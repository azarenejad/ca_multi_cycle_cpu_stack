==> flow/design.v <==
module stack(clk, rst, d_in, push, pop, tos, d_out);
  parameter WIDTH = 8;
	parameter DEPTH = 7;
  input clk, rst, push, pop, tos;
  input [WIDTH - 1:0] d_in;
  output reg [WIDTH - 1:0] d_out;
	reg [DEPTH - 1:0] ptr;
	reg [WIDTH - 1:0] stack [0:(1 << DEPTH) - 1];
	always @(posedge clk , posedge rst) begin
		if (rst)
			ptr <= 0;
		else begin
		    if (push)
			     ptr <= ptr + 1;
		    else if (pop)
			     ptr <= ptr - 1;
		    else if (tos)
		      ptr <= ptr ;
		end
	end
	always @(posedge clk) begin
		if (push || pop || tos) begin
			if(push)
			   stack[ptr] <= d_in;
			else if (pop)
			   d_out <= stack[ptr - 1];
			else if (tos)
			  d_out <= stack[ptr - 1 ];
		end
	end
endmodule
=== From RTL to reports: stack ===
The steps from the RTL of stack to its reports follow in flow order.
Line numbers count from 1 in the design file above.
Library cell names are shortened.
Not given: n/a

* Design top: stack
* Clock port: clk
* Standard-cell library: sky130hd
* Corner: tt_025C_1v80

=== Elaborated design ===
Source: Yosys, flattened and elaborated, memories not mapped. Widths are those after wreduce. Registers that Yosys merges into a memory's read port (data or address) are not register bits. Print and check cells do not count. Equal cells are merged and count once.
Yosys's memory passes give these memory sizes; they may raise the number of words (mostly to a power of two), join words into wider ones and drop unused or constant bits.

* Flip-flop bits (word level): 15
* Output and inout port bits: 8
* Memories kept: 1
* Word-level cells: 21
* RAM bits: 1024
* Bits of input ports: 13

* Muxes and demuxes: 10
* $add $sub $neg: 2
* Bitwise gates (word level): 1
* Reductions and logical operators: 5

{| class="wikitable"
|+ Memories
! name !! depth !! bits a word !! read ports !! wr ports !! RTL line !! source
|-
| stack || 128 || 8 || 1 || 1 || 8 || <nowiki>reg [WIDTH - 1:0] stack [0:(1 << DEPTH) - 1];</nowiki>
|}

{| class="wikitable"
|+ Operator list
! cell !! number
|-
| 8-bit two-way mux || 4
|-
| 7-bit two-way mux || 4
|-
| 7-bit by 1-bit adder with 7-bit output (second input constant) || 1
|-
| 7-bit by 1-bit subtractor with 7-bit output (second input constant) || 1
|-
| 2-bit nonzero test || 2
|-
| 3-bit AND reduction || 1
|-
| 1-bit logical OR || 2
|-
| 1-bit two-way mux || 2
|-
| 1-bit NOT || 1
|}

=== Logic depth ===
Longest topological path by Yosys (ltp), each cell counted once; first at word level (registers and memories cut), then after technology mapping (sequential cells cut; the memories' decode and read muxes count).

* Depth in word-level cells: 3
* ABC_AREA: 0
* Gate-level depth with buffers: 13
* Mapped depth without buffers: 8

=== After synthesis ===
The flow's flattened synthesis, as Yosys stat reports it; memories are mapped. The netlist is that of the ABC_AREA named above (0 if unset); the other value can give another one.

{| class="wikitable"
|+ Cell types
! type !! number !! total area (µm²)
|-
| edfxtp_1 || 1032 || 3.1E+04
|-
| mux4_2 || 256 || 5765.53
|-
| nor2_1 || 236 || 885.85
|-
| nand2_1 || 234 || 878.342
|-
| nand3_1 || 45 || 225.216
|-
| clkbuf_1 || 55 || 206.448
|-
| nor3_1 || 37 || 185.178
|-
| buf_6 || 16 || 180.173
|-
| dfrtp_1 || 7 || 175.168
|-
| o22ai_1 || 20 || 125.12
|-
| buf_2 || 22 || 110.106
|-
| o221ai_1 || 12 || 105.101
|-
| a211oi_1 || 12 || 90.086
|-
| o21ai_0 || 17 || 85.082
|-
| and2_1 || 13 || 81.328
|-
| buf_1 || 18 || 67.565
|-
| xnor2_1 || 7 || 61.309
|-
| or4_1 || 8 || 60.058
|}

Other cell types: 26; their cells: 56.

* Mapped flip-flops: 1039
* Buffers: 120
* Synthesis area: 40705.3 µm²
* Sequential part of the area: 31164.9 µm²
* Cell count: 2103

=== Timing after synthesis ===
OpenSTA on the mapped netlist: ideal clock, no wires. The path of least setup slack (recovery checks aside). Input and output delay are each 20% of the period. Register names are those of the netlist, which keeps one name where synthesis merged equal registers.

* Path type: register to register
* Start point: register ptr[1]
* End point: register d_out[1]
* Stages: 11
* Delay of the path: 3248 ps
* Period: 3830 ps
* Setup slack: 582 ps
* Launch time at the first pin: 0 ps
* Path buffers: 4
* Library setup time: 272 ps
* Data arrival time: 2976 ps
* Required time: 3558 ps
* Period reached after synthesis: 3248 ps

"delay of the path" is the arrival time less input delay plus setup time.
"stages": output pins that drive a net of the path, with the launching flip-flop's if there is one; two outputs of one cell count as two.
"period reached after synthesis" = period - worst setup slack (recovery checks aside). The figure is calculated, with input and output delays left at 20% of the set period.
Between the ends stands the longest chain of elaborated cells between them, by number of cells; it is not shown to be the way that was timed. Of several equally long chains one is given.
Each line given opens the expression or statement behind the cell; cells for indexed reads and writes are added by Yosys, which also makes memories of some case tables.
The chain passes a memory read, where the word-level depth is cut; so it can be longer than that depth.
A register here has more assigning lines than the two given.

* Cell sequence: dfrtp_1 -> clkbuf_1 -> inv_1 -> ha_1 -> clkbuf_1 -> clkbuf_1 -> clkbuf_1 -> mux4_2 -> a211oi_1 -> nor3_1 -> or4_1
* Length of the longest elaborated chain: 4
* Elaborated cells on any way between the ends: 4
* Classes of those cells: 1 x add/sub; 2 x mux; 1 x memory

{| class="wikitable"
|+ RTL lines, path after synthesis
! element !! RTL line !! source
|-
| start: declaration || 7 || <nowiki>reg [DEPTH - 1:0] ptr;</nowiki>
|-
| start: assignment || 14 || <nowiki>ptr <= ptr + 1;</nowiki>
|-
| start: assignment || 16 || <nowiki>ptr <= ptr - 1;</nowiki>
|-
| 7-bit by 1-bit subtractor with 7-bit output || 28 || <nowiki>d_out <= stack[ptr - 1 ];</nowiki>
|-
| memory read 128 x 8 bit || 8 || <nowiki>reg [WIDTH - 1:0] stack [0:(1 << DEPTH) - 1];</nowiki>
|-
| 8-bit two-way mux || 27 || <nowiki>else if (tos)</nowiki>
|-
| 8-bit two-way mux || 25 || <nowiki>else if (pop)</nowiki>
|-
| end: assignment || 26 || <nowiki>d_out <= stack[ptr - 1];</nowiki>
|-
| end: assignment || 28 ||
|-
| end: declaration || 6 || <nowiki>output reg [WIDTH - 1:0] d_out;</nowiki>
|}

=== Path in the finished layout ===
Path of least setup slack in the final report of run 1 (OpenROAD, finished layout, wires in). Where an end is a register, its clock arrival counts in the times.
The report prints the path's times to 10 ps; the period is as set.

* Path type: register to register
* Start point: register ptr[0]
* End point: register d_out[5]
* Required time: 2300 ps
* Launch time at the first pin: 640 ps
* Setup slack: -1110 ps
* Stages: 13
* Period: 1910 ps
* Data arrival time: 3400 ps
* Library setup time: 260 ps
* Path buffers: 4

Between the ends stands the longest chain of elaborated cells between them, by number of cells; it is not shown to be the way that was timed. Of several equally long chains one is given.
The chain passes a memory read, where the word-level depth is cut; so it can be longer than that depth.
A register here has more assigning lines than the two given.

* Cell sequence: dfrtp_4 -> inv_4 -> ha_4 -> buf_12 -> buf_12 -> clkbuf_16 -> mux4_2 -> nand2_2 -> nand2_1 -> o22ai_2 -> nor3_1 -> buf_4 -> or4_1
* Length of the longest elaborated chain: 4
* Elaborated cells on any way between the ends: 4
* Classes of those cells: 1 x add/sub; 2 x mux; 1 x memory

{| class="wikitable"
|+ RTL lines, path post-layout
! element !! RTL line !! source
|-
| start: declaration || 7 || <nowiki>reg [DEPTH - 1:0] ptr;</nowiki>
|-
| start: assignment || 14 || <nowiki>ptr <= ptr + 1;</nowiki>
|-
| start: assignment || 16 || <nowiki>ptr <= ptr - 1;</nowiki>
|-
| 7-bit by 1-bit subtractor with 7-bit output || 28 || <nowiki>d_out <= stack[ptr - 1 ];</nowiki>
|-
| memory read 128 x 8 bit || 8 || <nowiki>reg [WIDTH - 1:0] stack [0:(1 << DEPTH) - 1];</nowiki>
|-
| 8-bit two-way mux || 27 || <nowiki>else if (tos)</nowiki>
|-
| 8-bit two-way mux || 25 || <nowiki>else if (pop)</nowiki>
|-
| end: assignment || 26 || <nowiki>d_out <= stack[ptr - 1];</nowiki>
|-
| end: assignment || 28 ||
|-
| end: declaration || 6 || <nowiki>output reg [WIDTH - 1:0] d_out;</nowiki>
|}

stack through Yosys and OpenROAD on sky130hd: 2 stored runs, unordered, with their settings and measured results. The constraints put input and output delay at 20% of the set period each and load the outputs with 0.01 pF.
"time on the worst setup path" is the time allowed to the run's worst setup path (the clock period less input and output delay, where it has them) less its slack. Clock arrival times count: a late capture clock shortens it, a late launch clock lengthens it.
"power consumption": no workload was simulated; the value follows from the tool's default switching activity.
"time on the worst setup path" is known to 10 ps.

=== Run 1 ===
{| class="wikitable"
! Setting !! Value
|-
| period_ns || 1.91
|-
| CORE_UTILIZATION || 66
|-
| SETUP_SLACK_MARGIN || 0.55
|-
| PLACE_DENSITY_LB_ADDON || 0.16
|-
| CORE_MARGIN || 6
|-
| CTS_CLUSTER_DIAMETER || 87
|-
| SLEW_MARGIN || 0
|-
| MAX_ROUTING_LAYER || met5
|-
| CAP_MARGIN || 20
|-
! Result !! Value
|-
| Power consumption || 85.995 mW
|-
| Post-route setup TNS || -245179 ps
|-
| Standard-cell area after layout || 49473.7 µm²
|-
| Time on the worst setup path || 3020 ps
|-
| Critical path type || register to register
|-
| Die area || 67779.5 µm²
|-
| Lowest setup slack || -1107 ps
|-
| Chip area in the Yosys report || 40705.3 µm²
|-
| Worst hold slack in the final report || 38 ps
|-
| Utilization in the final report || 81.7%
|}

=== Run 2 ===
{| class="wikitable"
! Setting !! Value
|-
| period_ns || 1.93
|-
| CORE_UTILIZATION || 32
|-
| PLACE_DENSITY_LB_ADDON || 0.28
|-
| CELL_PAD_IN_SITES_GLOBAL_PLACEMENT || 0
|-
| GPL_TIMING_DRIVEN || 1
|-
| CTS_CLUSTER_DIAMETER || 46
|-
| CAP_MARGIN || 30
|-
| MAX_ROUTING_LAYER || met5
|-
| CORE_MARGIN || 2
|-
| SLEW_MARGIN || 20
|-
! Result !! Value
|-
| Chip area in the Yosys report || 40705.3 µm²
|-
| Power consumption || 92.632 mW
|-
| Worst hold slack in the final report || 85 ps
|-
| Lowest setup slack || -950 ps
|-
| Utilization in the final report || 42.9%
|-
| Standard-cell area after layout || 54045.6 µm²
|-
| Post-route setup TNS || -56183 ps
|-
| Time on the worst setup path || 2880 ps
|-
| Critical path type || register to register
|-
| Die area || 130072.0 µm²
|}
