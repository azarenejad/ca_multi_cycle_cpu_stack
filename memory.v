==> flow/design.v <==
module memory(clk, address, write_data, read_data, mem_read, mem_write);
  input clk ;
  input [4:0] address ;
  input [7:0] write_data ;
  input mem_read, mem_write;
  output [7:0] read_data;
  reg [7:0] mem [31:0];
  initial begin
  mem[0] = 8'b10011001;   
  mem[1] = 8'b10011010;   
  mem[2] = 8'b10011011;   
  mem[3] = 8'b10011100;   
  mem[4] = 8'b10011101;   
  mem[5] = 8'b00000000 ;   
  mem[6] = 8'b00000000 ;    
  mem[7] = 8'b00000000 ;    
  mem[8] = 8'b00000000 ;    
  mem[25] = 8'd1;
  mem[26] = 8'd2 ;
  mem[27] = 8'd3;
  mem[28] = 8'd4 ;
  mem[29] = 8'd5 ;
  end
  assign read_data = mem_read ? mem[address] : 8'bz ;
  always @(posedge clk) begin
    if (mem_write)
      mem[address] <= write_data ;
  end
endmodule
# From RTL to reports: memory
# What the tools print for memory, step after step.
# Lines are those of the file above, counted from 1.
# Operators carry their Yosys type and port widths (W data, S select, Z words).
# Library cell names are shortened.
# The mark -- stands for no value.
# inputs
top	memory
clock	clk
cell_library	sky130hd
pvt_corner	tt_025C_1v80

# Word level
# Yosys after proc, flatten, opt, wreduce and memory -nomap, before mapping. Enables and synchronous resets that opt folds into registers are not counted as muxes. Memory bits, and registers merged into a memory's read port (data or address), are not among the register bits. Print and check cells are not counted. Equal cells are merged and count once.
# Yosys's memory passes give these memory sizes; they may raise the number of words (mostly to a power of two), join words into wider ones and drop unused or constant bits.
# word_totals
register_bits	0
latch_bits	0
mem_bits_rw	256
rom_bits	0
clocked_rd_ports_x_width	0
mem_count	1
out_inout_bits	8
# mem_list
memory	size	word_bits	read_ports	wr	line_no	text
mem	32	8	1	1	7	reg [7:0] mem [31:0];
# op_classes
add_sub_neg	0
n_mul	0
div	0
compare	0
eq_ne	0
shift	0
muxes	4
logic	0
reduce_and_logical	0
# op_table
cell	n
$mux W8	2
$mux W5	1
$mux W1	1

# Longest topological paths
# Depth = most cells in a row (Yosys ltp): at word level without a register or memory, in the mapped netlist without a sequential cell, where the memories' decode and read muxes count.
# depth
depth_word	1
abc_area	0
ltp_mapped	7
ltp_nobuf	4

# Mapped cells and area
# The flow's flattened synthesis, as Yosys stat reports it; memories are mapped. The netlist is that of the ABC_AREA named above (0 if unset); the other value can give another one.
# Totals and module areas in this step are rounded.
# types
cell	n	area_total_um2
edfxtp_1	256	7.69E+03
mux2i_1	128	1.28E+03
o22ai_1	63	394.128
buf_2	22	110.106
nor2_1	29	108.854
nor4_1	16	100.096
nand4bb_1	5	56.304
or4b_1	4	40.038
nand2_1	10	37.536
nand4b_1	4	35.034
clkbuf_1	8	30.029
nand3b_1	4	30.029
or3b_2	3	26.275
buf_6	2	22.522
nor3_1	4	20.019
o22ai_2	1	12.512
or4bb_1	1	11.261
nand3_1	2	10.01
# Other cell types: 5; their cells: 6.
# mapped
mapped_cells	568
area_mm2	0.01
sequential_area_mm2	0.0077
ffs	256
buffers	35

# Worst setup path after synthesis
# Source: OpenSTA report_checks on the synthesized netlist (no wires, ideal clock, input and output delay 20% of the period each), path of least setup slack; recovery checks are left aside. Register names are those of the netlist, which keeps one name where synthesis merged equal registers.
# synth_timing
kind	input-to-reg
start	input port address[1]
end	memory mem[27][0]
clock_period_ns	2.37
t_first_pin_ns	0.474
arrival_time_ns	1.918
setup_slack_ns	0.068
path_delay_ns	1.827
path_stages	5
n_path_buf	3
period_less_setup_slack_ns	2.302
# "path_delay_ns" = arrival - input delay + setup time.
# "path_stages" counts driving pins, that of a launching flip-flop among them; a cell with two outputs on the path counts twice.
# "period_less_setup_slack_ns" = period - worst setup slack (recovery checks aside). The figure is calculated, with input and output delays left at 20% of the set period.
# Between the ends stands the longest chain of elaborated cells between them, by number of cells; it is not shown to be the way that was timed. Of several equally long chains one is given.
# Each line given opens the expression or statement behind the cell; cells for indexed reads and writes are added by Yosys, which also makes memories of some case tables.
# synth_between
path_cell_list	clkbuf_1 > buf_2 > buf_2 > nand3_1 > nor3_1
elab_chain_cells	1
cone_cells	1
# synth_lines
item	line_no	text
from (decl)	3	input [4:0] address ;
$mux W5	26	if (mem_write)
to (decl)	7	reg [7:0] mem [31:0];

# Path in the finished layout
# From the final timing report of flow run A: the path of least setup slack in the routed layout; clock arrival at registers is part of the times.
# layout_timing
kind	input-to-output
start	input port address[0]
end	output port read_data[6]
clock_period_ns	4.41
t_first_pin_ns	0.88
arrival_time_ns	2.51
setup_slack_ns	1.01
path_stages	8
n_path_buf	4
# Between the ends stands the longest chain of elaborated cells between them, by number of cells; it is not shown to be the way that was timed. Of several equally long chains one is given.
# A memory read counts as a cell of the chain, while the word-level depth stops at memories.
# layout_between
path_cell_list	clkdlybuf4s15_2 > buf_6 > or4b_4 > buf_12 > o22ai_4 > nor4_2 > nand2_1 > buf_2
elab_chain_cells	2
cone_cells	2
# layout_lines
item	line_no	text
from (decl)	3	input [4:0] address ;
$mem_v2 Z32 W8	7	reg [7:0] mem [31:0];
$mux W8	24	assign read_data = mem_read ? mem[address] : 8'bz ;
to (decl)	6	output [7:0] read_data;

# 2 stored runs of memory in the flow (synthesis by Yosys, layout by OpenROAD, sky130hd cells), in arbitrary order. Constraints: input delay and output delay 20% of the set period each, output load 0.01 pF.
# By "clock_period_reached_ns" is meant the clock period of the run minus its worst setup slack. This is arithmetic on one report: input and output delays are still those of the set period (20% each).
# By "critical_path_time_ns" is meant the share of the clock period that the worst setup path is allowed (20% is reserved at inputs, 20% at outputs), minus its slack. Clock arrival times at its registers enter into it.
# Measured values are rounded.
# Settings: . = not set for that run.
name,flow run A,flow run B
period_ns,4.41,3.29
CORE_UTILIZATION,55,44
SETUP_SLACK_MARGIN,1.01,.
PLACE_DENSITY_LB_ADDON,0.17,0.07
HOLD_SLACK_MARGIN,0.07,0.26
CELL_PAD_IN_SITES_DETAIL_PLACEMENT,1,.
ABC_AREA,0,.
GPL_TIMING_DRIVEN,1,0
CTS_CLUSTER_SIZE,36,.
CTS_CLUSTER_DIAMETER,248,.
CAP_MARGIN,35,0
MIN_ROUTING_LAYER,met1,.
MAX_ROUTING_LAYER,met5,.
CORE_MARGIN,2,2
SLEW_MARGIN,20,20
CELL_PAD_IN_SITES_GLOBAL_PLACEMENT,.,2
TNS_END_PERCENT,.,55
dieArea_mm2,0.019,0.024
clock_period_reached_ns,3.396,3.236
worst_setup_slack_ns,1.0,0.054
ys_area_mm2,0.01,0.01
critical_path_time_ns,1.63,1.92
timing.worst_path_kind,input-to-output,input-to-output
fin_util_frac,0.67,0.53
total_negative_slack_ns,0.000,0.000
finalCellArea_mm2,0.012,0.012
