==> flow/design.v <==
module controller(clk, rst, opcode, IR_write, ld_A, ld_B, IorD, MtoS, src_A, src_B,
                 pc_src,mem_read, mem_write, pc_write_cond, pc_write, alu_op, push, pop, tos);
  input clk, rst;
  output reg IR_write, ld_A, ld_B, IorD, MtoS, pc_src, src_A, src_B ;
  output reg mem_read, mem_write, pc_write_cond, pc_write;
  output reg [1:0] alu_op;
  output reg push, pop, tos;
  input [2:0] opcode ;
  parameter [2:0] ADD = 3'b000, SUB = 3'b001, AND = 3'b010, NOT = 3'b011, PUSH = 3'b100, POP = 3'b101, JMP = 3'b110, JZ = 3'b111;
  reg [3:0] ps,ns;
  parameter [3:0] instruction_fetch = 0, instruction_decode = 1, jump = 2 , jump_zero = 3,
                  push_read_data = 4, push_data_to_stack = 5, pop_op1 = 6, ld_op1 = 7, pop_save_to_memory = 8,
                  pop_op2 = 9, ld_op2 = 10, set_alu1 = 11 , set_alu2 = 12, push_alu_result_to_stack = 13 ;
  always @(ps, opcode) begin
    ns = instruction_fetch ;
    case(ps)
      instruction_fetch : ns = instruction_decode ;
      instruction_decode :  ns = (opcode == JMP) ? jump :
                                  (opcode == JZ ) ? jump_zero :
                                  (opcode == PUSH ) ? push_read_data : pop_op1 ;
      jump : ns = instruction_fetch ;
      jump_zero : ns = instruction_fetch ;
      push_read_data : ns = push_data_to_stack ;
      push_data_to_stack : ns =  instruction_fetch ;
      pop_op1 : ns = ld_op1 ;
      ld_op1 : ns = ( opcode == ADD | opcode == AND | opcode == SUB )  ? pop_op2 :
                    (opcode == NOT ) ? set_alu2 : pop_save_to_memory ;
      pop_save_to_memory : ns =  instruction_fetch ;
      pop_op2 : ns = ld_op2 ;
      ld_op2 :  ns = set_alu1 ;
      set_alu1 : ns = push_alu_result_to_stack ;
      set_alu2 : ns = push_alu_result_to_stack ;
      push_alu_result_to_stack : ns = instruction_fetch ;
      default : ns = instruction_fetch ;
    endcase
  end
  always @(ps, opcode ) begin
    {IR_write, ld_A, ld_B, IorD, MtoS, pc_src, src_A, src_B,
     mem_read, mem_write, pc_write_cond, pc_write, push, pop, tos, alu_op } = 17'b0;
     case(ps)
       instruction_fetch : begin 
        IorD = 0 ;
        mem_read = 1 ;
        IR_write = 1 ; 
        src_A = 1 ; 
        src_B = 1 ;
        pc_src = 0 ;
        pc_write = 1 ;
        alu_op = 2'b00 ;
     end
     instruction_decode : tos = 1;
     jump : begin
        pc_src = 1 ;
        pc_write = 1 ;
     end
     jump_zero : begin
        pc_write_cond = 1 ;
        pc_src = 1 ;
     end
     push_read_data : begin
      IorD = 1 ;
      mem_read = 1;
     end
     push_data_to_stack : begin
      MtoS = 1 ;
      push = 1 ;
     end
     pop_op1 : pop = 1 ;
     ld_op1 : ld_A = 1 ;
     pop_save_to_memory : begin
       IorD = 1 ;
       mem_write = 1 ;
     end
     pop_op2 : pop = 1;
     ld_op2 : ld_B = 1 ;
     set_alu1 : alu_op = opcode [1:0] ;
     set_alu2 : alu_op = 2'b11 ;
     push_alu_result_to_stack : begin
       MtoS = 0 ;
       push = 1 ;
     end
   endcase
 end
 always@(posedge clk, posedge rst )begin
   if (rst) ps<= instruction_fetch ;
   else
     ps <= ns ;
   end
 endmodule
# Step by step through the tools: controller
# What the tools print for controller, step after step.
# Line numbers count from 1 in the design file above.
# Operators: Yosys type, input widths -> output width; for muxes data width and select width s.
# Cell names lack the library's common part.
# Not given: --
[setup]
top = "controller"
clock = "clk"
cell_library = "sky130hd"
pvt_corner = "tt_025C_1v80"

# After elaboration
# Counts by Yosys on the flattened word-level netlist (proc, flatten, opt, wreduce; memories kept). Register bits leave out memories and registers merged into their read ports (data or address); mux counts leave out enables and synchronous resets folded into registers. Print and check cells are left out. Cells with the same type and inputs are merged into one.
[bits]
ff_bits = 4
input_bits = 5
output_inout_bits = 17
elab_cells = 51
[op_classes]
eq_ne = 19
n_mux = 20
bitwise = 2
reduce_and_logical = 9
[ops]
columns = ["op", "count"]
rows = [
  ["$pmux 4 s8", 1],
  ["$eq 4x4->1 const B", 6],
  ["$eq 4x3->1 const B", 4],
  ["$reduce_or 2->1", 7],
  ["$mux 1", 13],
  ["$mux 3", 4],
  ["$eq 3x3->1 const B", 3],
  ["$eq 4x2->1 const B", 2],
  ["$eq 3x2->1 const B", 2],
  ["$eq 4x1->1 const B", 1],
  ["$logic_not 4->1", 1],
  ["$pmux 2 s2", 1],
  ["$eq 3x1->1 const B", 1],
  ["$logic_not 3->1", 1],
  ["$or 1x1->1", 2],
  ["$mux 2", 1],
]

# Depth
# Longest topological path by Yosys (ltp), each cell counted once; first at word level (registers and memories cut), then after technology mapping (sequential cells cut; the memories' decode and read muxes count).
[logic_depth]
depth_word = 5
abc_area = 0
ltp_mapped = 2
ltp_nobuf = 2

# Netlist
# Source: synth_stat.txt of the flow (Yosys; design flattened, memories mapped). It holds for the ABC_AREA given above (unset counts as 0); a run with the other value may have another netlist.
# The area totals of this step are shown rounded.
[mapped]
mapped_cells = 38
yosys_area_mm2 = 0.000494
seq_area_mm2 = 0.000352
ffs = 14
buf_cells = 2
[by_type]
columns = ["type", "count", "area_total_um2"]
rows = [
  ["dfrtp_1", 13, 325.312],
  ["or2_2", 5, 31.28],
  ["dfstp_2", 1, 26.275],
  ["a21o_1", 2, 15.014],
  ["buf_4", 2, 15.014],
  ["nand2b_1", 2, 12.512],
  ["or2_1", 2, 12.512],
  ["a21boi_1", 1, 7.507],
  ["nand2_1", 2, 7.507],
  ["nor2_1", 2, 7.507],
  ["nor3b_1", 1, 7.507],
  ["and2_1", 1, 6.256],
  ["or3_1", 1, 6.256],
  ["a21oi_1", 1, 5.005],
  ["nor3_1", 1, 5.005],
  ["inv_1", 1, 3.754],
]

# Worst setup path after synthesis
# OpenSTA on the mapped netlist: ideal clock, no wires. The path of least setup slack (recovery checks aside). Input and output delay are each 20% of the period. Register names are those of the netlist, which keeps one name where synthesis merged equal registers.
[synth_timing]
path_kind = "reg2reg"
start = "register ps"
end = "register ps"
period_ns = 1.46
setup_ns = 0.088
launch_ns = 0.000
arrival_time_ns = 0.990
t_required_ns = 1.372
path_slack_ns = 0.382
delay_ns = 1.078
driving_pins = 3
n_path_buf = 0
synth_period_reached_ns = 1.078
# "delay_ns" = arrival - input delay + setup time.
# "driving_pins" counts driving pins, that of a launching flip-flop among them; a cell with two outputs on the path counts twice.
# "synth_period_reached_ns" is the clock period less the worst setup slack; recovery checks do not enter. This is arithmetic on one report: input and output delays are still those of the set period (20% each).
# Where an end lacks its bit number, it is one bit of the signal, or one of the new flip-flops if synthesis recoded a state register.
[synth_between]
cell_sequence = "dfrtp_1 -> or2_1 -> or3_1"
[synth_lines]
columns = ["element", "line", "rtl"]
rows = [
  ["from (decl)", 10, "reg [3:0] ps,ns;"],
  ["from (assign)", 85, "if (rst) ps<= instruction_fetch ;"],
  ["from (assign)", 87, "ps <= ns ;"],
  ["to (assign)", 85, ""],
  ["to (assign)", 87, ""],
  ["to (decl)", 10, ""],
]
# Chain of elaborated cells between the ends: none given.
# Nets of the timed path that keep an RTL name, with a line that drives or declares them; the list need not be complete.
[synth_named_nets]
columns = ["signal", "line", "rtl"]
rows = [
  ["push", 40, "case(ps)"],
]

# Worst path after layout
# Path of least setup slack in the final report of run 1 (OpenROAD, finished layout, wires in). Where an end is a register, its clock arrival counts in the times.
[layout_timing]
path_kind = "reg2out"
start = "register ps"
end = "output mem_read"
period_ns = 1.13
out_delay_ns = 0.23
launch_ns = 0.26
arrival_time_ns = 1.12
t_required_ns = 0.90
path_slack_ns = -0.22
driving_pins = 4
n_path_buf = 2
# Where an end lacks its bit number, it is one bit of the signal, or one of the new flip-flops if synthesis recoded a state register.
[layout_between]
cell_sequence = "dfstp_2 -> buf_6 -> or2_4 -> buf_6"
[layout_lines]
columns = ["element", "line", "rtl"]
rows = [
  ["from (decl)", 10, "reg [3:0] ps,ns;"],
  ["from (assign)", 85, "if (rst) ps<= instruction_fetch ;"],
  ["from (assign)", 87, "ps <= ns ;"],
  ["to (decl)", 5, "output reg mem_read, mem_write, pc_write_cond, pc_write;"],
]
# Chain of elaborated cells between the ends: none given.

# Settings and measured results of 2 stored flow runs for module controller (sky130hd), not sorted in any way. The constraints put input and output delay at 20% of the set period each and load the outputs with 0.01 pF.
# By "achieved_clock_period_ns" is meant the clock period of the run minus its worst setup slack. This is arithmetic on one report: input and output delays are still those of the set period (20% each).
# By "critical_path_time_ns" is meant the share of the clock period that the worst setup path is allowed (20% is reserved at inputs, 20% at outputs), minus its slack. Clock arrival times at its registers enter into it.
# "power_total_mw" rests on the timing tool's default activity at the inputs, not on a simulated workload.
# The measured numbers are rounded.

[[run]]
name = "run 1"
[run.settings]
period_ns = 1.13
SETUP_SLACK_MARGIN = 0.09
CAP_MARGIN = 20
CORE_MARGIN = 2
CORE_UTILIZATION = 40
SLEW_MARGIN = 20
[run.results]
power_total_mw = 0.819
critical_path_time_ns = 1.12
worstPathKind = "reg2out"
yosys.chip_area_mm2 = 0.000494
worst_setup_slack_ns = -0.217
total_die_area_mm2 = 0.00153
final_cell_area_mm2 = 0.000798
achieved_clock_period_ns = 1.347

[[run]]
name = "run 2"
[run.settings]
period_ns = 1.8
CORE_UTILIZATION = 21
SETUP_SLACK_MARGIN = 0.08
PLACE_DENSITY_LB_ADDON = 0.25
CORE_ASPECT_RATIO = 1.45
GPL_TIMING_DRIVEN = 0
GPL_ROUTABILITY_DRIVEN = 0
CAP_MARGIN = 20
CORE_MARGIN = 2
SLEW_MARGIN = 20
[run.results]
power_total_mw = 0.556
critical_path_time_ns = 0.95
worstPathKind = "in2out"
yosys.chip_area_mm2 = 0.000494
worst_setup_slack_ns = 0.130
total_die_area_mm2 = 0.00276
final_cell_area_mm2 = 0.000776
achieved_clock_period_ns = 1.670
